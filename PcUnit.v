==> flow/design.v <==
module PcUnit(PCSel,PCIn,PCOut,PCOut_plus4,PcReSet,PCWrite,clk);
	input   PcReSet;
    input   PCSel;
	input   clk;
    input   PCWrite;
	input [31:0] PCIn;	
	output reg[31:0] PCOut;
	output reg[31:0] PCOut_plus4;
	always@(posedge clk or posedge PcReSet)
	begin
		if(PcReSet == 1)
            begin
			    PCOut = 32'h0000_3000;
                PCOut_plus4 = PCOut+4;
            end
		else if (PCWrite)
            begin 
                if(PCSel == 1)
                    PCOut = PCIn;
                else
                    PCOut = PCOut_plus4;
                PCOut_plus4 = PCOut+4;
            end
	end
endmodule
== Step by step through the tools: PcUnit ==
The steps from the RTL of PcUnit to its reports follow in flow order.
Line numbers count from 1 in the design file above.
Operators: Yosys type, input widths -> output width; for muxes data width and select width s.
Library cell names are shortened.
A cell with -- has no value.

* Top module: PcUnit
* Clock: clk
* Library: sky130hd
* Corner: tt_025C_1v80

== Elaborated design ==
Source: Yosys, flattened and elaborated, memories not mapped. Widths are those after wreduce. Registers that Yosys merges into a memory's read port (data or address) are not register bits. Print and check cells do not count. Equal cells are merged and count once.

* Multiplexer cells: 2
* Add/sub/neg operators: 1

{| class="wikitable"
|+ Operators by type and width
! kind !! number
|-
| $mux 32 || 2
|-
| $add 32x3->32 const B || 1
|}

* Cells after elaboration: 5
* Output and inout port bits: 64
* Register bits: 64
* Bits of input ports: 36

== Longest topological paths ==
Longest topological path by Yosys (ltp), each cell counted once; first at word level (registers and memories cut), then after technology mapping (sequential cells cut; the memories' decode and read muxes count).

* Word-level depth: 3
* ABC_AREA: 0
* Depth in mapped cells: 14
* Depth with buffers taken out: 9

== Mapped cells and area ==
Source: synth_stat.txt of the flow (Yosys; design flattened, memories mapped). It holds for the ABC_AREA given above (unset counts as 0); a run with the other value may have another netlist.

{| class="wikitable"
|+ Cell types
! cell !! number
|-
| dfrtp_1 || 57
|-
| mux2i_1 || 29
|-
| nor2_1 || 63
|-
| a21oi_1 || 46
|-
| dfstp_2 || 5
|-
| mux2_2 || 11
|-
| xor2_1 || 13
|-
| nand3_1 || 21
|-
| nand2_1 || 26
|-
| o21ai_0 || 17
|-
| o221ai_1 || 9
|-
| nand3b_1 || 10
|-
| xnor2_1 || 7
|-
| clkbuf_1 || 13
|-
| a32oi_1 || 5
|-
| nor2b_1 || 7
|-
| a22oi_4 || 2
|-
| inv_1 || 11
|}

Not listed: further types 41, cells in them 89.

* Synthesis area: 3976.3 um2
* Cell count: 441
* Mapped flip-flops: 62
* Area of sequential cells: 1557.7 um2
* Buffer cells: 30

== Worst setup path after synthesis ==
Path of least setup slack by OpenSTA after synthesis, without wires, with an ideal clock, recovery checks aside; 20% of the period is set as input and as output delay. Where synthesis merged equal registers, the netlist keeps one of their names.

* Kind: input port to flip-flop
* Start: input PCSel
* End: register PCOut_plus4[16]
* Clock period: 3500 ps
* Driving pins on the path: 12
* Arrival time: 3142 ps
* Buffers on the path: 4
* Input delay: 700 ps
* Required time: 3355 ps
* Delay of the path: 2587 ps
* Slack: 212 ps
* Setup time: 145 ps
* Synthesis period reached: 3288 ps

"delay of the path" is the arrival time less input delay plus setup time.
"driving pins on the path": output pins that drive a net of the path, with the launching flip-flop's if there is one; two outputs of one cell count as two.
"synthesis period reached" is the clock period less the worst setup slack; recovery checks do not enter. This is arithmetic on one report: input and output delays are still those of the set period (20% each).
Between the ends stands the longest chain of elaborated cells between them, by number of cells; it is not shown to be the way that was timed. Of several equally long chains one is given.
Each line given opens the expression or statement behind the cell; cells for indexed reads and writes are added by Yosys, which also makes memories of some case tables.

* Cells stage by stage: buf_6 -> buf_4 -> buf_2 -> buf_1 -> mux2_2 -> ha_1 -> nand4b_1 -> a22oi_4 -> nand2_2 -> or3b_1 -> mux2i_1 -> o221ai_1
* Cells in the longest elaborated chain: 3
* Elaborated cells on any way between the ends: 3

{| class="wikitable"
|+ Ends and longest elaborated chain, after synthesis
! what !! line !! text
|-
| from (decl) || 3 || <nowiki>input   PCSel;</nowiki>
|-
| $mux 32 || 18 || <nowiki>if(PCSel == 1)</nowiki>
|-
| $mux 32 || 16 || <nowiki>else if (PCWrite)</nowiki>
|-
| $add 32x3->32 || 22 || <nowiki>PCOut_plus4 = PCOut+4;</nowiki>
|-
| to (assign) || 14 || <nowiki>PCOut_plus4 = PCOut+4;</nowiki>
|-
| to (assign) || 22 ||
|-
| to (decl) || 8 || <nowiki>output reg[31:0] PCOut_plus4;</nowiki>
|}

== Path in the finished layout ==
From the final timing report of job 1: the path of least setup slack in the routed layout; clock arrival at registers is part of the times.
The report prints the path's times to 10 ps; the period is as set.

* Kind: input port to flip-flop
* Start: input PCIn[2]
* End: register PCOut_plus4[28]
* Slack: 850 ps
* Buffers on the path: 1
* Required time: 4420 ps
* Driving pins on the path: 10
* Setup time: 80 ps
* Input delay: 830 ps
* Clock period: 4160 ps
* Arrival time: 3570 ps

Between the ends stands the longest chain of elaborated cells between them, by number of cells; it is not shown to be the way that was timed. Of several equally long chains one is given.

* Cells stage by stage: clkdlybuf4s50_1 -> nand2_1 -> o21ai_0 -> ha_1 -> nand4b_1 -> a22oi_4 -> and3_1 -> nand2_1 -> nor3_1 -> mux2i_1
* Cells in the longest elaborated chain: 3
* Elaborated cells on any way between the ends: 3

{| class="wikitable"
|+ Ends and longest elaborated chain, post-layout
! what !! line !! text
|-
| from (decl) || 6 || <nowiki>input [31:0] PCIn;</nowiki>
|-
| $mux 32 || 18 || <nowiki>if(PCSel == 1)</nowiki>
|-
| $mux 32 || 16 || <nowiki>else if (PCWrite)</nowiki>
|-
| $add 32x3->32 || 22 || <nowiki>PCOut_plus4 = PCOut+4;</nowiki>
|-
| to (assign) || 14 || <nowiki>PCOut_plus4 = PCOut+4;</nowiki>
|-
| to (assign) || 22 ||
|-
| to (decl) || 8 || <nowiki>output reg[31:0] PCOut_plus4;</nowiki>
|}

==> results <==
Flow measurements of PcUnit on sky130hd: 2 stored runs with different settings, listed in no order. Input and output delays are each 20% of the period that was set; the output load is 0.01 pF.
"reached clock period" means the clock period less the worst setup slack. The figure is calculated, with input and output delays left at 20% of the set period.
"worst path time" = time allowed to the worst setup path (clock period - input delay - output delay, where it has them) - its slack; a late launch clock adds to it, a late capture clock takes from it.
"overall power": no workload was simulated; the value follows from the tool's default switching activity.
"worst path time" is given in steps of 10 ps.

=== Job 1 ===
{| class="wikitable"
! Setting !! Value
|-
| period_ns || 4.16
|-
| CORE_UTILIZATION || 29
|-
| SETUP_SLACK_MARGIN || 0.48
|-
| CORE_MARGIN || 6
|-
| CELL_PAD_IN_SITES_GLOBAL_PLACEMENT || 1
|-
| CELL_PAD_IN_SITES_DETAIL_PLACEMENT || 0
|-
| TNS_END_PERCENT || 90
|-
| GPL_ROUTABILITY_DRIVEN || 0
|-
| CTS_CLUSTER_SIZE || 81
|-
| CTS_CLUSTER_DIAMETER || 178
|-
| CAP_MARGIN || 20
|-
| SLEW_MARGIN || 20
|-
! Result !! Value
|-
| Die footprint || 16665.5 um2
|-
| Standard-cell area after routing || 5335.1 um2
|-
| Reached clock period || 3312 ps
|-
| Total negative setup slack || 0 ps
|-
| Worst setup slack after layout || 848 ps
|-
| Netlist area reported by Yosys || 3976.3 um2
|-
| Overall power || 2.122 mW
|-
| Utilization after routing || 0.401
|-
| Worst path time || 2480 ps
|-
| Type of the worst setup path || input port to flip-flop
|}

=== Job 2 ===
{| class="wikitable"
! Setting !! Value
|-
| period_ns || 2.06
|-
| CORE_UTILIZATION || 49
|-
| SETUP_SLACK_MARGIN || 0.24
|-
| PLACE_DENSITY || 0.8
|-
| HOLD_SLACK_MARGIN || 0.08
|-
| TNS_END_PERCENT || 20
|-
| GPL_TIMING_DRIVEN || 0
|-
| CTS_CLUSTER_DIAMETER || 345
|-
| CAP_MARGIN || 15
|-
| CORE_MARGIN || 2
|-
| SLEW_MARGIN || 20
|-
! Result !! Value
|-
| Die footprint || 8851.0 um2
|-
| Standard-cell area after routing || 5784.3 um2
|-
| Reached clock period || 2394 ps
|-
| Total negative setup slack || -3698 ps
|-
| Worst setup slack after layout || -334 ps
|-
| Netlist area reported by Yosys || 3976.3 um2
|-
| Overall power || 4.092 mW
|-
| Utilization after routing || 0.741
|-
| Worst path time || 1980 ps
|-
| Type of the worst setup path || input port to flip-flop
|}
